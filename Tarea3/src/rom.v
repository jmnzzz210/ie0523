==> flow/design.v <==
module rom ( 
   data, opcode, ab_select, op_addr,
   rst, clk, request_rom, prog_addr
   );
    input         rst, clk, request_rom;
    input [11:0]   prog_addr;
    output reg [12:0] data;
    output [3:0]  opcode;
    output        ab_select;
    output [7:0] op_addr;
    reg [12:0] rom_memory [0:9];
    assign opcode = data[12:9];
    assign ab_select = data[8];  
    assign op_addr  = data[7:0];
  initial begin
    rom_memory[0] <= 13'b0011_0_00000101;  
    rom_memory[1] <= 13'b0011_1_00001010;  
    rom_memory[2] <= 13'b1001_1_00000000;  
    rom_memory[3] <= 13'b0100_0_00001111;  
    rom_memory[4] <= 13'b0100_1_00010100;  
    rom_memory[5] <= 13'b0011_0_00010100;  
    rom_memory[6] <= 13'b0011_1_00011001;  
    rom_memory[7] <= 13'b0101_0_00000000;  
    #500;  
    rom_memory[0] <= 13'b0011_0_00000001;   
    rom_memory[1] <= 13'b0011_1_00000010;   
    rom_memory[2] <= 13'b1010_1_00000000;   
    rom_memory[3] <= 13'b0100_1_00000110;   
    rom_memory[4] <= 13'b0011_1_00000010;   
    rom_memory[5] <= 13'b0010_1_00000000;   
    rom_memory[6] <= 13'b0001_0_00000000;   
    rom_memory[7] <= 13'b0100_0_00000111;   
    rom_memory[8] <= 13'b0100_1_00001010;   
    rom_memory[9] <= 13'b0101_0_00000000;   
  end
  always @(posedge clk) begin
    if (request_rom && rst) begin
        data <= rom_memory[prog_addr];
    end else begin
      data <= '0;
    end
  end
endmodule
Tool chain data of rom
Tool output for the design above, in the order of the flow.
Lines are those of the file above, counted from 1.
Operators carry their Yosys type and port widths (W data, S select, Z words).
Not given: n/a
- top module: rom
- clock port: clk
- standard-cell library: sky130hd
- corner: tt_025C_1v80

Word level
Yosys after proc, flatten, opt, wreduce and memory -nomap, before mapping. Enables and synchronous resets that opt folds into registers are not counted as muxes. Memory bits, and registers merged into a memory's read port (data or address), are not among the register bits. Print and check cells are not counted. Equal cells are merged and count once.
Yosys's memory passes give these memory sizes; they may raise the number of words (mostly to a power of two), join words into wider ones and drop unused or constant bits.
- clocked read ports x word width: 10
- flip-flop bits (word level): 13
- cells after elaboration: 4
- memories: 1
- input bits at 15
- output and inout port bits at 26
- bits in read-only memories: 100
- memories (name ; depth ; width ; read ports ; write ports ; line ; text):
    rom_memory ; 10 ; 10 ; 1 ; 0 ; 11 ; reg [12:0] rom_memory [0:9];
- noted reductions and logical operators: 2
- operator list (cell ; count):
    $logic_and A1 B1 Y1 ; 1
    $logic_not A1 Y1 ; 1

Longest topological paths
Longest topological path by Yosys (ltp), each cell counted once; first at word level (registers and memories cut), then after technology mapping (sequential cells cut; the memories' decode and read muxes count).
- depth after elaboration: 2
- noted ABC_AREA: 0
- gate-level depth with buffers: 4
- gate-level depth less buffers: 4

Synthesis result
Yosys stat after the flow's synthesis: flattened, memories mapped to cells. It holds for the ABC_AREA given above (unset counts as 0); a run with the other value may have another netlist.
- noted standard cells after synthesis: 56
- noted area of sequential cells: 180.2 um2
- noted cell area after synthesis: 545.5 um2
- flip-flops: 9
- cells by type (type ; count ; total area (um2)):
    sky130_fd_sc_hd__dfxtp_1 ; 9 ; 180.173
    sky130_fd_sc_hd__buf_4 ; 17 ; 127.622
    sky130_fd_sc_hd__ha_1 ; 4 ; 50.048
    sky130_fd_sc_hd__nand3b_4 ; 1 ; 20.019
    sky130_fd_sc_hd__nor2_1 ; 5 ; 18.768
    sky130_fd_sc_hd__o41ai_2 ; 1 ; 16.266
    sky130_fd_sc_hd__inv_1 ; 4 ; 15.014
    sky130_fd_sc_hd__mux2_4 ; 1 ; 15.014
    sky130_fd_sc_hd__nor2b_1 ; 2 ; 12.512
    sky130_fd_sc_hd__o22ai_2 ; 1 ; 12.512
    sky130_fd_sc_hd__buf_6 ; 1 ; 11.261
    sky130_fd_sc_hd__mux2i_1 ; 1 ; 10.01
    sky130_fd_sc_hd__and2_4 ; 1 ; 8.758
    sky130_fd_sc_hd__nand4b_1 ; 1 ; 8.758
    sky130_fd_sc_hd__o31ai_1 ; 1 ; 7.507
    sky130_fd_sc_hd__and2_1 ; 1 ; 6.256
    sky130_fd_sc_hd__nand2_2 ; 1 ; 6.256
    sky130_fd_sc_hd__nor4_1 ; 1 ; 6.256
Not listed: further types 3, cells in them 3.

Path before layout
Source: OpenSTA report_checks on the synthesized netlist (no wires, ideal clock, input and output delay 20% of the period each), path of least setup slack; recovery checks are left aside. Register names are those of the netlist, which keeps one name where synthesis merged equal registers.
- kind: in2reg
- from: input port prog_addr[0]
- to: register data[1]
- slack at 3 ps
- path buffers: 0
- noted path delay: 687 ps
- input delay: 173 ps
- clock period at 863 ps
- noted stages on the path: 4
- arrival time: 773 ps
- noted time at the first pin: 173 ps
- period reached after synthesis at 860 ps
"path delay" is the arrival time less input delay plus setup time.
"stages on the path" counts driving pins, that of a launching flip-flop among them; a cell with two outputs on the path counts twice.
"period reached after synthesis" = period - worst setup slack (recovery checks aside). The figure is calculated, with input and output delays left at 20% of the set period.
- cells stage by stage: sky130_fd_sc_hd__inv_1 sky130_fd_sc_hd__ha_1 sky130_fd_sc_hd__and2_1 sky130_fd_sc_hd__o31ai_1
- RTL lines, path after synthesis (item ; line ; text):
    start: declaration ; 6 ; input [11:0]   prog_addr;
    end: declaration ; 7 ; output reg [12:0] data;
No chain of elaborated cells between the ends is given.

Worst path after layout
Path of least setup slack in the final report of run 1 (OpenROAD, finished layout, wires in). Where an end is a register, its clock arrival counts in the times.
The report prints the path's times to 10 ps; the period is as set.
- kind: reg2out
- from: register data[1]
- to: output port op_addr[1]
- path buffers: 1
- slack at -200 ps
- noted stages on the path: 2
- arrival time: 700 ps
- noted time at the first pin: 250 ps
- output delay: 130 ps
- clock period at 635 ps
- cells stage by stage: sky130_fd_sc_hd__dfxtp_2 sky130_fd_sc_hd__buf_6
- length of the longest elaborated chain: 0
- elaborated cells between the ends (all ways): 0
- noted RTL lines with such cells: 0
- RTL lines, path after layout (item ; line ; text):
    start: declaration ; 7 ; output reg [12:0] data;
    end: declaration ; 10 ; output [7:0] op_addr;

Lab notebook: rom

Flow measurements of rom on sky130hd: 2 stored runs with different settings, listed in no order. Input and output delays are each 20% of the period that was set; the output load is 0.01 pF.
"period reached" = clock period - worst setup slack. The figure is calculated, with input and output delays left at 20% of the set period.
"time of the worst setup path" means the part of the period allowed to the worst setup path (the constraints hold back 20% at inputs and 20% at outputs) less its slack; where the path has registers, the arrival times of their clocks count too.
"total power of the final layout": no workload was simulated; the value follows from the tool's default switching activity.
"time of the worst setup path" is known to 10 ps.

Run 1

==> flow/run.sh <==
#!/bin/bash
# the make line also repeats the synthesis and layout settings of config.mk as NAME=value (left out here)
make -C /OpenROAD-flow-scripts/flow DESIGN_CONFIG=/design/flow/config.mk WORK_HOME=/design/flow/orfs CLKGATE_MAP_FILE= finish
==> flow/config.mk <==
export PLATFORM = sky130hd
export DESIGN_NAME = rom
export DESIGN_NICKNAME = rom
export VERILOG_FILES = /design/flow/design.v
export SDC_FILE = /design/flow/constraint.sdc
export NUM_CORES = 4
export LEC_CHECK = 0
export CAP_MARGIN = 5
export CELL_PAD_IN_SITES_GLOBAL_PLACEMENT = 2
export CORE_ASPECT_RATIO = 1.26
export CORE_MARGIN = 8
export CORE_UTILIZATION = 43
export GPL_ROUTABILITY_DRIVEN = 1
export GPL_TIMING_DRIVEN = 1
export PLACE_DENSITY_LB_ADDON = 0.0
export SETUP_SLACK_MARGIN = -0.04
export SLEW_MARGIN = 0
==> flow/constraint.sdc <==
create_clock -name core_clock -period 0.635 [get_ports {clk}]
set_input_delay 0.1270 -clock core_clock [delete_from_list [all_inputs] [get_ports {clk}]]
set_output_delay 0.1270 -clock core_clock [all_outputs]
set_load 0.01 [all_outputs]

Measured in run 1:
- noted the cell area after synthesis: 545.5 um2
- noted the die area: 2671.9 um2
- noted the standard-cell area after routing: 802.0 um2
- noted the utilization of the finished layout: 67.3%
- worst setup slack after layout at -195 ps
- summed negative setup slack: -3383 ps
- worst hold slack in the final report: 125 ps
- total power of the final layout at 1.368 mW
- period reached: 830 ps
- time of the worst setup path: 700 ps
- critical path kind: reg2out

Run 2

==> flow/run.sh <==
#!/bin/bash
# the make line also repeats the synthesis and layout settings of config.mk as NAME=value (left out here)
make -C /OpenROAD-flow-scripts/flow DESIGN_CONFIG=/design/flow/config.mk WORK_HOME=/design/flow/orfs CLKGATE_MAP_FILE= finish
==> flow/config.mk <==
export PLATFORM = sky130hd
export DESIGN_NAME = rom
export DESIGN_NICKNAME = rom
export VERILOG_FILES = /design/flow/design.v
export SDC_FILE = /design/flow/constraint.sdc
export NUM_CORES = 4
export LEC_CHECK = 0
export CAP_MARGIN = 20
export CELL_PAD_IN_SITES_GLOBAL_PLACEMENT = 0
export CORE_ASPECT_RATIO = 0.58
export CORE_MARGIN = 2
export CORE_UTILIZATION = 63
export SLEW_MARGIN = 30
export TNS_END_PERCENT = 30
==> flow/constraint.sdc <==
create_clock -name core_clock -period 1.12 [get_ports {clk}]
set_input_delay 0.2240 -clock core_clock [delete_from_list [all_inputs] [get_ports {clk}]]
set_output_delay 0.2240 -clock core_clock [all_outputs]
set_load 0.01 [all_outputs]

Run 2: incomplete, floorplanning halted on PDN-0185.
