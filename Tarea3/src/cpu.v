==> flow/design.v <==
module cpu (
   prog_addr, mem_control, equal, mem_addr, mem_data_in, request_rom,
   request_ram,
   clk, rst, opcode, ab_select, op_addr, mem_data_out
   );
input clk, rst;
input [3:0] opcode;
input ab_select;
input [7:0] op_addr;
input [7:0] mem_data_out;
output reg [11:0] prog_addr;
output reg mem_control;
output reg equal;
output reg [11:0] mem_addr;
output reg [7:0] mem_data_in;
output reg request_rom, request_ram;
localparam Env_pos_ROM    = 3'b000;
localparam Espera_ROM     = 3'b001;
localparam Leer_datos     = 3'b010;
localparam Load_o_Store   = 3'b011;
localparam Espera_RAM     = 3'b100;
localparam Registro       = 3'b101;  
localparam Operaciones    = 3'b110;  
localparam fin            = 3'b111;
localparam store = 4'b0100;
localparam load  = 4'b0011;
localparam add   = 4'b1001;
localparam sub   = 4'b1010;
localparam and_  = 4'b0010;
localparam or_   = 4'b0001;
localparam equal_op = 4'b0101;
reg [7:0] a, b, next_a, next_b;
reg [3:0] state, next_state;
reg [3:0] opcode_reg, next_opcode_reg;
reg ab_select_reg, next_ab_select_reg;
reg [7:0] op_addr_reg, next_op_addr_reg;
reg next_mem_control, next_request_rom, next_request_ram;
reg [11:0] next_mem_addr;
reg [7:0] next_mem_data_in;
reg next_equal;
always @(posedge clk) begin
    if (!rst) begin  
        state <= Env_pos_ROM;
        prog_addr <= 12'b0;
        mem_control <= 0;
        mem_addr <= 12'b0;
        mem_data_in <= 8'b0;
        equal <= 0;
        a <= 8'b0;
        b <= 8'b0;
        request_rom <= 0;
        request_ram <= 0;
        opcode_reg <= 4'b0;
        ab_select_reg <= 0;
        op_addr_reg <= 8'b0;
    end else begin  
        state <= next_state;
        a <= next_a;
        b <= next_b;
        mem_control <= next_mem_control;
        mem_addr <= next_mem_addr;
        mem_data_in <= next_mem_data_in;
        request_rom <= next_request_rom;
        request_ram <= next_request_ram;
        opcode_reg <= next_opcode_reg;
        ab_select_reg <= next_ab_select_reg;
        op_addr_reg <= next_op_addr_reg;
        equal <= next_equal;
        if (next_state == Env_pos_ROM) begin
            prog_addr <= prog_addr + 1;
        end
    end
end
always @(*) begin
    next_state = state;
    next_a = a;
    next_b = b;
    next_mem_control = 0;
    next_mem_addr = 12'b0;
    next_mem_data_in = 8'b0;
    next_request_rom = 0;  
    next_request_ram = 0; 
    next_opcode_reg = opcode_reg;
    next_ab_select_reg = ab_select_reg;
    next_op_addr_reg = op_addr_reg;
    next_equal = equal;
    case (state)
        Env_pos_ROM: begin
            next_request_rom = 1;   
            next_state = Espera_ROM;
            next_equal = 0;
        end
        Espera_ROM: begin
            next_state = Leer_datos;
        end
        Leer_datos: begin
            next_opcode_reg = opcode;  
            next_ab_select_reg = ab_select;  
            next_op_addr_reg = op_addr;  
            case (opcode)
                store: begin
                    next_state = Load_o_Store;  
                end
                load: begin
                    next_state = Load_o_Store;  
                end
                default: begin
                    next_state = Operaciones;  
                end
            endcase
        end
        Load_o_Store: begin
            next_request_ram = 1;   
            next_mem_addr = op_addr_reg;  
            case (opcode_reg)
                load: begin 
                    next_mem_control = 1;  
                    next_state = Espera_RAM;
                end
                store: begin
                    next_mem_control = 0;   
                    if (ab_select_reg) begin
                        next_mem_data_in = b;  
                    end else begin
                        next_mem_data_in = a;  
                    end
                    next_state = Espera_RAM;
                end
            endcase
        end
        Espera_RAM: begin
            next_mem_control = mem_control;   
            next_mem_addr = mem_addr;         
            next_mem_data_in = mem_data_in;   
            case (opcode_reg)
                load: begin  
                    next_state = Registro;
                end
                store: begin
                    next_state = Env_pos_ROM;
                end
            endcase
        end
        Registro: begin
            if (ab_select_reg) begin  
                next_b = mem_data_out;  
            end else begin
                next_a = mem_data_out;  
            end
            next_state = Env_pos_ROM;
        end
        Operaciones: begin
            case (opcode_reg)
                add: begin  
                    if (ab_select_reg) begin
                        next_b = a + b;  
                    end else begin
                        next_a = a + b;  
                    end
                    next_state = Env_pos_ROM;
                end
                sub: begin  
                    if (ab_select_reg) begin
                        next_b = a - b;  
                    end else begin
                        next_a = a - b;  
                    end
                    next_state = Env_pos_ROM;
                end
                and_: begin  
                    if (ab_select_reg) begin
                        next_b = a & b;
                    end else begin
                        next_a = a & b;
                    end
                    next_state = Env_pos_ROM;
                end
                or_: begin  
                    if (ab_select_reg) begin
                        next_b = a | b;
                    end else begin
                        next_a = a | b;
                    end
                    next_state = Env_pos_ROM;
                end
                equal_op: begin  
                    next_a = b;
                    next_equal = 1;
                    next_state = fin;
                end
                default: begin
                    next_state = Env_pos_ROM;
                end
            endcase
        end
        fin: begin 
            next_equal = 1;  
        end
        default: begin
            next_state = Env_pos_ROM;
        end
    endcase
end
endmodule
# ---- Step by step through the tools: cpu
# The steps from the RTL of cpu to its reports follow in flow order.
# Line numbers count from 1 in the design file above.
# Library cell names are shortened.
# A cell with n/a has no value.
dict set report design {
  top_module {cpu}
  clk_port {clk}
  library {sky130hd}
  corner {tt_025C_1v80}
}

# ---- Word level
# Yosys after proc, flatten, opt, wreduce and memory -nomap, before mapping. Memory bits, and registers merged into a memory's read port (data or address), are not among the register bits. Print and check cells are not counted. Equal cells are merged and count once.
dict set report bits {
  register_bits 69
  wordCells 85
  output_inout_bits 36
}
dict set report classes {
  bitwise 2
  n_reduce_logical 9
  eq_ne 29
  add_sub_neg 3
  muxes 29
}
# operator n
set ops {}
lappend ops {{two-way mux 8 bit} 12}
lappend ops {{case mux 8 bit (select 2 bit)} 3}
lappend ops {{case mux 8 bit (select 5 bit)} 1}
lappend ops {{case mux 8 bit (select 4 bit)} 1}
lappend ops {{== test 4 x 3 -> 1 bit (second input constant)} 7}
lappend ops {{case mux 4 bit (select 7 bit)} 1}
lappend ops {{inequality test 3 bit (second input constant)} 8}
lappend ops {{case mux 12 bit (select 2 bit)} 1}
lappend ops {{== test 4 x 2 -> 1 bit (second input constant)} 5}
lappend ops {{AND reduction 7 bit} 2}
lappend ops {{adder 12 x 1 -> 12 bit (second input constant)} 1}
lappend ops {{== test 4 x 1 -> 1 bit (second input constant)} 2}
lappend ops {{== test 4 bit (second input constant)} 2}
lappend ops {{zero test 4 bit} 2}
lappend ops {{adder 8 bit} 1}
lappend ops {{subtractor 8 bit} 1}
lappend ops {{AND 8 bit} 1}
lappend ops {{bitwise OR 8 bit} 1}
lappend ops {{case mux 4 bit (select 2 bit)} 1}
lappend ops {{inequality test 6 x 2 -> 1 bit (second input constant)} 1}
lappend ops {{two-way mux 3 bit} 2}
lappend ops {{inequality test 5 x 2 -> 1 bit (second input constant)} 1}
lappend ops {{inequality test 2 bit (second input constant)} 2}
lappend ops {{OR reduction 2 bit} 2}
lappend ops {{two-way mux 4 bit} 1}
lappend ops {{two-way mux 1 bit} 4}
lappend ops {{nonzero test 3 bit} 1}
lappend ops {{case mux 1 bit (select 3 bit)} 1}
# Other operator kinds: 4; their cells: 4.

# ---- Depth
# Longest topological path by Yosys (ltp), each cell counted once; first at word level (registers and memories cut), then after technology mapping (sequential cells cut; the memories' decode and read muxes count).
dict set report depth {
  word_depth 5
  ABC_AREA 0
  mapped_depth 9
  depth_no_buf 9
}

# ---- Netlist
# Source: synth_stat.txt of the flow (Yosys; design flattened, memories mapped). It holds for the ABC_AREA given above (unset counts as 0); a run with the other value may have another netlist.
dict set report synth_totals {
  flip_flops 72
  sequential_area_mm2 0.0014414
  area_mm2 0.0041602
  buf_cells 34
  cells 520
}
# cell_type n type_area_um2
set by_type {}
lappend by_type {dfxtp_1 72 1.44E+03}
lappend by_type {ha_1 24 300.288}
lappend by_type {mux2i_1 27 270.259}
lappend by_type {nor2_1 65 243.984}
lappend by_type {a21oi_1 42 210.202}
lappend by_type {nand2_1 53 198.941}
lappend by_type {o21ai_0 25 125.12}
lappend by_type {inv_1 28 105.101}
lappend by_type {clkbuf_1 21 78.826}
lappend by_type {xnor2_1 9 78.826}
lappend by_type {a221oi_1 8 70.067}
lappend by_type {nand2b_1 11 68.816}
lappend by_type {or3_1 9 56.304}
lappend by_type {nand3_1 11 55.053}
lappend by_type {o31ai_1 7 52.55}
lappend by_type {and2_1 8 50.048}
lappend by_type {o221ai_1 5 43.792}
lappend by_type {fa_1 2 40.038}
# Other cell types: 42; their cells: 93.

# ---- Path before layout
# OpenSTA on the mapped netlist: ideal clock, no wires. The path of least setup slack (recovery checks aside). Input and output delay are each 20% of the period. Register names are those of the netlist, which keeps one name where synthesis merged equal registers.
dict set report synth_timing {
  path_type {reg2reg}
  startpoint {register b[1]}
  endpoint {register b[7]}
  delay_ps 2029
  required_ps 2665
  launch_ps 0
  arrival_ps 1904
  path_slack_ps 761
  setup_time_ps 125
  clock_period_ps 2790
  path_buffers 0
  driving_pins 9
  synth_period_reached_ps 2029
}
# "delay_ps" = arrival - input delay + setup time.
# "driving_pins" counts driving pins, that of a launching flip-flop among them; a cell with two outputs on the path counts twice.
# "synth_period_reached_ps" = period - worst setup slack (recovery checks aside). The figure is calculated, with input and output delays left at 20% of the set period.
# The rows between start and end are the longest chain of elaborated cells between them; the timing report does not say that the signal goes this way. Where chains are equally long, one stands for them.
# A line is the first line of the expression or statement that the cell stems from. Yosys adds cells for indexed reads and writes and turns some case tables into memories.
dict set report synth_between {
  cell_sequence {dfxtp_1 inv_1 ha_1 nor2_1 o311a_1 o31ai_1 xor2_1 a221oi_1 o31ai_1}
  elab_chain_cells 4
  cells_between 6
  cone_classes {add/sub: 2; mux: 4}
}
# item line_no
set synth_lines {}
lappend synth_lines {{start: declaration} 32} ;# reg [7:0] a, b, next_a, next_b;
lappend synth_lines {{start: assignment} 50} ;# b <= 8'b0;
lappend synth_lines {{start: assignment} 59} ;# b <= next_b;
lappend synth_lines {{subtractor 8 bit} 164} ;# next_b = a - b;
lappend synth_lines {{two-way mux 8 bit} 163} ;# if (ab_select_reg) begin
lappend synth_lines {{case mux 8 bit (select 4 bit)} 153} ;# case (opcode_reg)
lappend synth_lines {{case mux 8 bit (select 2 bit)} 87} ;# case (state)
lappend synth_lines {{end: assignment} 50}
lappend synth_lines {{end: assignment} 59}
lappend synth_lines {{end: declaration} 32}

# ---- Timing after layout
# Path of least setup slack in the final report of job 1 (OpenROAD, finished layout, wires in). Where an end is a register, its clock arrival counts in the times.
# The report prints the path's times to 10 ps; the period is as set.
dict set report layout_timing {
  path_type {reg2reg}
  startpoint {register b[1]}
  endpoint {register a[7]}
  path_buffers 0
  required_ps 2980
  launch_ps 350
  driving_pins 9
  path_slack_ps 280
  setup_time_ps 100
  clock_period_ps 2730
  arrival_ps 2700
}
# The rows between start and end are the longest chain of elaborated cells between them; the timing report does not say that the signal goes this way. Where chains are equally long, one stands for them.
dict set report layout_between {
  cell_sequence {dfxtp_1 inv_1 ha_1 nor2_1 o311a_1 o31ai_1 xor2_1 a221oi_1 o31ai_1}
  elab_chain_cells 4
  cells_between 6
  cone_classes {add/sub: 2; mux: 4}
}
# item line_no
set layout_lines {}
lappend layout_lines {{start: declaration} 32} ;# reg [7:0] a, b, next_a, next_b;
lappend layout_lines {{start: assignment} 50} ;# b <= 8'b0;
lappend layout_lines {{start: assignment} 59} ;# b <= next_b;
lappend layout_lines {{subtractor 8 bit} 166} ;# next_a = a - b;
lappend layout_lines {{two-way mux 8 bit} 163} ;# if (ab_select_reg) begin
lappend layout_lines {{case mux 8 bit (select 5 bit)} 153} ;# case (opcode_reg)
lappend layout_lines {{case mux 8 bit (select 2 bit)} 87} ;# case (state)
lappend layout_lines {{end: assignment} 49} ;# a <= 8'b0;
lappend layout_lines {{end: assignment} 58} ;# a <= next_a;
lappend layout_lines {{end: declaration} 32}

## Implementation results

Module cpu, platform sky130hd: 2 stored runs of the flow (Yosys, OpenROAD) with differing settings, in no particular order. Input and output delays are each 20% of the period that was set; the output load is 0.01 pF.
"period_less_ws_ps" = clock period - worst setup slack. The figure is calculated, with input and output delays left at 20% of the set period.

# job 1
==> flow/run.sh <==
#!/bin/bash
# the make line also repeats the synthesis and layout settings of config.mk as NAME=value (left out here)
make -C /OpenROAD-flow-scripts/flow DESIGN_CONFIG=/design/flow/config.mk WORK_HOME=/design/flow/orfs CLKGATE_MAP_FILE= finish
==> flow/config.mk <==
export PLATFORM = sky130hd
export DESIGN_NAME = cpu
export DESIGN_NICKNAME = cpu
export VERILOG_FILES = /design/flow/design.v
export SDC_FILE = /design/flow/constraint.sdc
export NUM_CORES = 4
export LEC_CHECK = 0
export CAP_MARGIN = 10
export CELL_PAD_IN_SITES_DETAIL_PLACEMENT = 1
export CORE_MARGIN = 10
export CORE_UTILIZATION = 38
export CTS_CLUSTER_SIZE = 95
export PLACE_DENSITY_LB_ADDON = 0.3
export SLEW_MARGIN = 20
export TNS_END_PERCENT = 65
==> flow/constraint.sdc <==
create_clock -name core_clock -period 2.73 [get_ports {clk}]
set_input_delay 0.5460 -clock core_clock [delete_from_list [all_inputs] [get_ports {clk}]]
set_output_delay 0.5460 -clock core_clock [all_outputs]
set_load 0.01 [all_outputs]

==> job 1: results <==
worst_hold_slack_ps=458
worstSetupSlack_ps=282
finalCellArea_mm2=0.0050861
yosys_chip_area_mm2=0.0041602
period_less_ws_ps=2448
fin_tns_ps=0
die_mm2=0.0155326

# job 2
==> flow/run.sh <==
#!/bin/bash
# the make line also repeats the synthesis and layout settings of config.mk as NAME=value (left out here)
make -C /OpenROAD-flow-scripts/flow DESIGN_CONFIG=/design/flow/config.mk WORK_HOME=/design/flow/orfs CLKGATE_MAP_FILE= finish
==> flow/config.mk <==
export PLATFORM = sky130hd
export DESIGN_NAME = cpu
export DESIGN_NICKNAME = cpu
export VERILOG_FILES = /design/flow/design.v
export SDC_FILE = /design/flow/constraint.sdc
export NUM_CORES = 4
export LEC_CHECK = 0
export CAP_MARGIN = 30
export CORE_MARGIN = 2
export CORE_UTILIZATION = 26
export CTS_CLUSTER_SIZE = 87
export MIN_ROUTING_LAYER = met2
export PLACE_DENSITY_LB_ADDON = 0.17
export SETUP_SLACK_MARGIN = 0.12
export SLEW_MARGIN = 20
==> flow/constraint.sdc <==
create_clock -name core_clock -period 1.86 [get_ports {clk}]
set_input_delay 0.3720 -clock core_clock [delete_from_list [all_inputs] [get_ports {clk}]]
set_output_delay 0.3720 -clock core_clock [all_outputs]
set_load 0.01 [all_outputs]

==> job 2: results <==
worst_hold_slack_ps=453
worstSetupSlack_ps=-223
finalCellArea_mm2=0.0066751
yosys_chip_area_mm2=0.0041602
period_less_ws_ps=2083
fin_tns_ps=-3314
die_mm2=0.0170289
