==> flow/design.v <==
module controlador(
    clk, 
    reset,
    tarjeta_recibida, 
    tipo_trans, 
    digito_stb, 
    digito, 
    pin_correcto, 
    monto_stb,
    monto, 
    balance_inicial, 
    balance_stb, 
    balance_actualizado, 
    entregar_dinero, 
    pin_incorrecto, 
    advertencia,
    bloqueo, 
    fondos_insuficientes);
input clk;
input reset;
input tarjeta_recibida;
input tipo_trans;
input digito_stb;
input monto_stb;
input [3:0] digito;
input [15:0] pin_correcto;
input [31:0] monto;
input [63:0] balance_inicial;
output reg balance_stb, entregar_dinero, pin_incorrecto, advertencia, bloqueo, fondos_insuficientes;
output reg [63:0] balance_actualizado;
localparam Esperando_Tarjeta  = 4'b0000;
localparam Digitar_numero  = 4'b0001;
localparam Digitaron_cuatro  = 4'b0010;
localparam Elegir_tramite  = 4'b0011;
localparam Digitar_monto_retiro  = 4'b0100;
localparam Digitar_monto_depo  = 4'b0101;
localparam Act_balance  = 4'b0110;
localparam Act_balance_retiro  = 4'b0111;
localparam P_incorrecto_una  = 4'b1000;
localparam P_incorrecto_dos = 4'b1001;
localparam P_incorrecto_tres = 4'b1010;
reg [15:0] pin_ingresado;
reg [3:0] contador_digitos;
reg [3:0] state, next_state;
reg [1:0] contador_fallos;
always @(*) begin
    next_state = state;
    case (state)
    Esperando_Tarjeta: begin
        if (tarjeta_recibida == 1) begin
            next_state = Digitar_numero;
        end
    end
    Digitar_numero: begin  
        if (contador_digitos == 4'd4) begin  
            next_state = Digitaron_cuatro;
        end
    end
    Digitaron_cuatro: begin  
        if (pin_ingresado == pin_correcto) begin
            next_state = Elegir_tramite;
        end else begin
            if (contador_fallos == 0)
                next_state = P_incorrecto_una;   
            else if (contador_fallos == 1) 
                next_state = P_incorrecto_dos;   
            else 
                next_state = P_incorrecto_tres;  
        end
    end
    Elegir_tramite: begin
         if (tipo_trans == 0) begin
                next_state = Digitar_monto_depo;
            end else begin
                next_state = Digitar_monto_retiro;
                end 
    end
    Digitar_monto_retiro: begin
        if (monto > balance_inicial)begin
                next_state = Esperando_Tarjeta;
                end else begin
                    next_state = Act_balance_retiro;
                    end
    end
    Digitar_monto_depo: begin
        if (monto_stb == 1) begin
        next_state = Act_balance;
        end
    end
    Act_balance: begin
        next_state = Esperando_Tarjeta;
    end
    Act_balance_retiro: begin
        next_state = Esperando_Tarjeta;
    end
    P_incorrecto_una: begin
        next_state = Digitar_numero;  
    end
    P_incorrecto_dos: begin
        next_state = Digitar_numero;  
    end
    P_incorrecto_tres: begin
        if (reset == 0) begin
            next_state = Esperando_Tarjeta;
        end
    end
    endcase
end
always @(posedge clk) begin
    if (reset == 0) begin
        balance_actualizado <= 0;
        entregar_dinero <= 0;
        pin_incorrecto <= 0;
        advertencia <= 0;
        bloqueo <= 0;
        fondos_insuficientes <= 0;
        pin_ingresado <= 0;
        contador_digitos <= 0;
        state <= Esperando_Tarjeta;
        contador_fallos <= 0; 
    end else begin
        case (state)
        Esperando_Tarjeta: begin  
            balance_actualizado <= 64'd0;
            balance_stb <= 0;
            fondos_insuficientes <= 0;
            pin_ingresado <= 16'd0;
            entregar_dinero <= 0;
            bloqueo <=0;
        end
        Digitar_numero: begin  
            if (digito_stb == 1) begin
                pin_ingresado <= {pin_ingresado[11:0], digito};
                contador_digitos <= contador_digitos + 1;
            end
        end
        Digitaron_cuatro: begin  
           if (pin_ingresado != pin_correcto) begin
           contador_fallos <= contador_fallos + 1;
           end
        end
        Elegir_tramite: begin  
            contador_fallos <= 0;  
            contador_digitos <= 0;
            pin_incorrecto <= 0;
            advertencia <= 0;
        end
        Digitar_monto_retiro: begin  
            if (monto_stb == 1) begin
                if (monto > balance_inicial)begin
                fondos_insuficientes <= 1;
                end
            end
        end
        Digitar_monto_depo: begin  
        end
        Act_balance: begin  
            balance_actualizado <= balance_inicial + monto;
            balance_stb <= 1;
        end
        Act_balance_retiro: begin  
            balance_actualizado <= balance_inicial - monto;
            balance_stb <= 1;
            entregar_dinero <= 1;
        end
        P_incorrecto_una: begin  
             contador_digitos <= 0;  
             pin_incorrecto <= 1;  
             pin_ingresado <= 0;
        end
        P_incorrecto_dos: begin  
            contador_digitos <= 0;  
            advertencia <= 1;  
            pin_ingresado <= 0;
        end
        P_incorrecto_tres: begin  
            bloqueo <= 1;
        end
        endcase
        state <= next_state;
    end
end
endmodule
=== Step by step through the tools: controlador ===
What the tools print for controlador, step after step.
Line numbers count from 1 in the design file above.
Operators carry their Yosys type and port widths (W data, S select, Z words).
Library cell names are shortened.
A cell with -- has no value.

* Top module: controlador
* Clock port: clk
* Standard-cell library: sky130hd
* Library corner: tt_025C_1v80

=== Word level ===
Source: Yosys, flattened and elaborated, memories not mapped. Widths are those after wreduce. Registers that Yosys merges into a memory's read port (data or address) are not register bits. Print and check cells do not count. Equal cells are merged and count once.

* Add/subtract/negate cells: 4
* Order comparisons: 1
* Equal/unequal tests: 21
* Mux-type cells: 24
* Reduce/logical cells: 23

{| class="wikitable"
|+ Operators with widths
! operator !! count
|-
| $pmux W64 S3 || 1
|-
| $gt A32 B64 Y1 || 1
|-
| $add A64 B32 Y64 || 1
|-
| $sub A64 B32 Y64 || 1
|-
| $pmux W16 S2 || 1
|-
| $pmux W4 S8 || 1
|-
| $eq A4 B3 Y1 const B || 5
|-
| $mux W4 || 5
|-
| $reduce_bool A2 Y1 || 9
|-
| $eq A16 B16 Y1 || 1
|-
| $ne A16 B16 Y1 || 1
|-
| $mux W16 || 1
|-
| $ne A2 B2 Y1 const B || 7
|-
| $eq A4 B4 Y1 const B || 3
|-
| $pmux W1 S2 || 6
|-
| $reduce_and A2 Y1 || 4
|-
| $eq A4 B2 Y1 const B || 2
|-
| $reduce_bool A8 Y1 || 1
|-
| $pmux W4 S2 || 1
|-
| $reduce_or A3 Y1 || 2
|-
| $mux W2 || 3
|-
| $reduce_or A2 Y1 || 2
|-
| $add A4 B1 Y4 const B || 1
|-
| $eq A4 B1 Y1 const B || 1
|-
| $logic_not A4 Y1 || 1
|-
| $reduce_and A4 Y1 || 1
|-
| $pmux W2 S2 || 1
|-
| $reduce_and A3 Y1 || 1
|}

Not listed: further kinds 6, cells in them 8.

* Register bits after elaboration: 96
* Input bits: 122

=== Logic depth ===
Longest topological path by Yosys (ltp), each cell counted once; first at word level (registers and memories cut), then after technology mapping (sequential cells cut; the memories' decode and read muxes count).

* Word-level depth: 5
* ABC_AREA: 0
* Depth in mapped cells: 13

=== Netlist ===
Source: synth_stat.txt of the flow (Yosys; design flattened, memories mapped). It holds for the ABC_AREA given above (unset counts as 0); a run with the other value may have another netlist.
Totals and module areas in this step are rounded.

{| class="wikitable"
|+ Cells by type
! type !! count !! area in all (um^2)
|-
| dfxtp_1 || 102 || 2.04E+03
|-
| ha_1 || 69 || 863.328
|-
| xnor2_1 || 79 || 691.914
|-
| nor2_1 || 148 || 555.533
|-
| a21oi_1 || 98 || 490.47
|-
| xor2_1 || 44 || 385.37
|-
| nand2_1 || 86 || 322.81
|-
| inv_1 || 80 || 300.288
|-
| a222oi_1 || 28 || 280.269
|-
| o21ai_0 || 56 || 280.269
|-
| a22oi_1 || 31 || 232.723
|-
| clkbuf_1 || 62 || 232.723
|-
| nor4_1 || 29 || 181.424
|-
| nand4_1 || 27 || 168.912
|-
| nor3_1 || 33 || 165.158
|-
| nand3_1 || 32 || 160.154
|-
| o31ai_1 || 15 || 112.608
|-
| a21o_1 || 13 || 97.594
|}

Not listed: further types 75, cells in them 246.

* Cell count: 1278
* Mapped area: 9600 um^2
* Sequential part of the area: 2070 um^2
* Flip-flops: 103
* Buffers: 83

=== Worst setup path after synthesis ===
OpenSTA on the mapped netlist: ideal clock, no wires. The path of least setup slack (recovery checks aside). Input and output delay are each 20% of the period. Register names are those of the netlist, which keeps one name where synthesis merged equal registers.

* Kind: input-to-reg
* Start point: in balance_inicial[0]
* End point: reg balance_actualizado[42]
* Period: 3080 ps
* Arrival: 3156 ps
* Required time: 2952 ps
* Setup slack: -204 ps
* Delay of the path: 2668 ps
* Stages on the path: 13
* Buffers on the path: 0
* Synthesis period reached: 3284 ps

"delay of the path" = arrival - input delay + setup time.
"stages on the path" counts driving pins, that of a launching flip-flop among them; a cell with two outputs on the path counts twice.
"synthesis period reached" = period - worst setup slack (recovery checks aside). The figure is calculated, with input and output delays left at 20% of the set period.
The rows between start and end are the longest chain of elaborated cells between them; the timing report does not say that the signal goes this way. Where chains are equally long, one stands for them.
Each line given opens the expression or statement behind the cell; cells for indexed reads and writes are added by Yosys, which also makes memories of some case tables.
A register here has more assigning lines than the two given.

* Path through: inv_1 > ha_1 > fa_1 > nor2b_1 > o2111ai_1 > a211oi_1 > nor2_1 > o21ai_2 > a21oi_1 > o21ai_1 > mux2_2 > a221oi_1 > nor2_1
* Length of the longest elaborated chain: 2
* Elaborated cells on any way between the ends: 3
* Classes of those cells: 2 x add/sub; 1 x mux

{| class="wikitable"
|+ RTL lines, path after synthesis
! what !! RTL line !! source
|-
| start, declared || 28 || <nowiki>input [63:0] balance_inicial;</nowiki>
|-
| $sub A64 B32 Y64 || 162 || <nowiki>balance_actualizado <= balance_inicial - monto;</nowiki>
|-
| $pmux W64 S3 || 122 || <nowiki>case (state)</nowiki>
|-
| end, assigned || 158 || <nowiki>balance_actualizado <= balance_inicial + monto;</nowiki>
|-
| end, assigned || 162 ||
|-
| end, declared || 30 || <nowiki>output reg [63:0] balance_actualizado;</nowiki>
|}

=== Worst path after layout ===
Path of least setup slack in the final report of run 1 (OpenROAD, finished layout, wires in). Where an end is a register, its clock arrival counts in the times.
The path's times are printed in steps of 10 ps; the period is the one set.

* Kind: input-to-reg
* Start point: in balance_inicial[13]
* End point: reg balance_actualizado[53]
* Period: 2820 ps
* Arrival: 3270 ps
* Required time: 3060 ps
* Setup slack: -200 ps
* Stages on the path: 14
* Buffers on the path: 3

The rows between start and end are the longest chain of elaborated cells between them; the timing report does not say that the signal goes this way. Where chains are equally long, one stands for them.
A register here has more assigning lines than the two given.

* Path through: buf_8 > ha_4 > buf_6 > nor4_4 > nand2_2 > buf_6 > nor2_4 > o211ai_1 > o31ai_4 > o2111ai_4 > a21oi_4 > nand4_1 > and3_1 > o31a_1
* Length of the longest elaborated chain: 2
* Elaborated cells on any way between the ends: 3
* Classes of those cells: 2 x add/sub; 1 x mux

{| class="wikitable"
|+ RTL lines, path post-layout
! what !! RTL line !! source
|-
| start, declared || 28 || <nowiki>input [63:0] balance_inicial;</nowiki>
|-
| $sub A64 B32 Y64 || 162 || <nowiki>balance_actualizado <= balance_inicial - monto;</nowiki>
|-
| $pmux W64 S3 || 122 || <nowiki>case (state)</nowiki>
|-
| end, assigned || 158 || <nowiki>balance_actualizado <= balance_inicial + monto;</nowiki>
|-
| end, assigned || 162 ||
|-
| end, declared || 30 || <nowiki>output reg [63:0] balance_actualizado;</nowiki>
|}

Data sheet: physical implementation of controlador

controlador through Yosys and OpenROAD on sky130hd: 2 stored runs, unordered, with their settings and measured results. The constraints put input and output delay at 20% of the set period each and load the outputs with 0.01 pF.
"achieved clock period" = clock period - worst setup slack. The figure is calculated, with input and output delays left at 20% of the set period.
By "worst setup path time" is meant the share of the clock period that the worst setup path is allowed (20% is reserved at inputs, 20% at outputs), minus its slack. Clock arrival times at its registers enter into it.
By "power" is meant OpenSTA's value without simulated activity: inputs other than the clock are taken to toggle once in ten clock periods, and the tool carries that through the logic.
"worst setup path time" is given in steps of 10 ps.
Values from the reports are rounded here.

Run 1
==> flow/run.sh <==
#!/bin/bash
# the make line also repeats the synthesis and layout settings of config.mk as NAME=value (left out here)
make -C /OpenROAD-flow-scripts/flow DESIGN_CONFIG=/design/flow/config.mk WORK_HOME=/design/flow/orfs CLKGATE_MAP_FILE= finish
==> flow/config.mk <==
export PLATFORM = sky130hd
export DESIGN_NAME = controlador
export DESIGN_NICKNAME = controlador
export VERILOG_FILES = /design/flow/design.v
export SDC_FILE = /design/flow/constraint.sdc
export NUM_CORES = 4
export LEC_CHECK = 0
export CAP_MARGIN = 20
export CORE_MARGIN = 2
export CORE_UTILIZATION = 40
export SLEW_MARGIN = 20
==> flow/constraint.sdc <==
create_clock -name core_clock -period 2.82 [get_ports {clk}]
set_input_delay 0.5640 -clock core_clock [delete_from_list [all_inputs] [get_ports {clk}]]
set_output_delay 0.5640 -clock core_clock [all_outputs]
set_load 0.01 [all_outputs]

==> results of run 1 <==
chip area after synthesis (Yosys): 9600 um^2
die area: 25200 um^2
standard-cell area of the final layout: 17200 um^2
utilization: 0.733
worst setup slack after layout: -202 ps
total negative slack: -3870 ps
worst hold slack: 460 ps
power: 0.00538 W
achieved clock period: 3022 ps
worst setup path time: 2460 ps
worst setup path kind: input-to-reg

Run 2
==> flow/run.sh <==
#!/bin/bash
# the make line also repeats the synthesis and layout settings of config.mk as NAME=value (left out here)
make -C /OpenROAD-flow-scripts/flow DESIGN_CONFIG=/design/flow/config.mk WORK_HOME=/design/flow/orfs CLKGATE_MAP_FILE= finish
==> flow/config.mk <==
export PLATFORM = sky130hd
export DESIGN_NAME = controlador
export DESIGN_NICKNAME = controlador
export VERILOG_FILES = /design/flow/design.v
export SDC_FILE = /design/flow/constraint.sdc
export NUM_CORES = 4
export LEC_CHECK = 0
export CAP_MARGIN = 40
export CORE_MARGIN = 2
export CORE_UTILIZATION = 26
export GPL_ROUTABILITY_DRIVEN = 0
export HOLD_SLACK_MARGIN = -0.01
export MAX_ROUTING_LAYER = met5
export MIN_ROUTING_LAYER = met2
export PLACE_DENSITY_LB_ADDON = 0.27
export SETUP_SLACK_MARGIN = 0.6
export SLEW_MARGIN = 5
==> flow/constraint.sdc <==
create_clock -name core_clock -period 6.7 [get_ports {clk}]
set_input_delay 1.3400 -clock core_clock [delete_from_list [all_inputs] [get_ports {clk}]]
set_output_delay 1.3400 -clock core_clock [all_outputs]
set_load 0.01 [all_outputs]

==> results of run 2 <==
chip area after synthesis (Yosys): 9600 um^2
die area: 38500 um^2
standard-cell area of the final layout: 12200 um^2
utilization: 0.333
worst setup slack after layout: 1590 ps
total negative slack: 0 ps
worst hold slack: 454 ps
power: 0.00185 W
achieved clock period: 5114 ps
worst setup path time: 3770 ps
worst setup path kind: input-to-reg
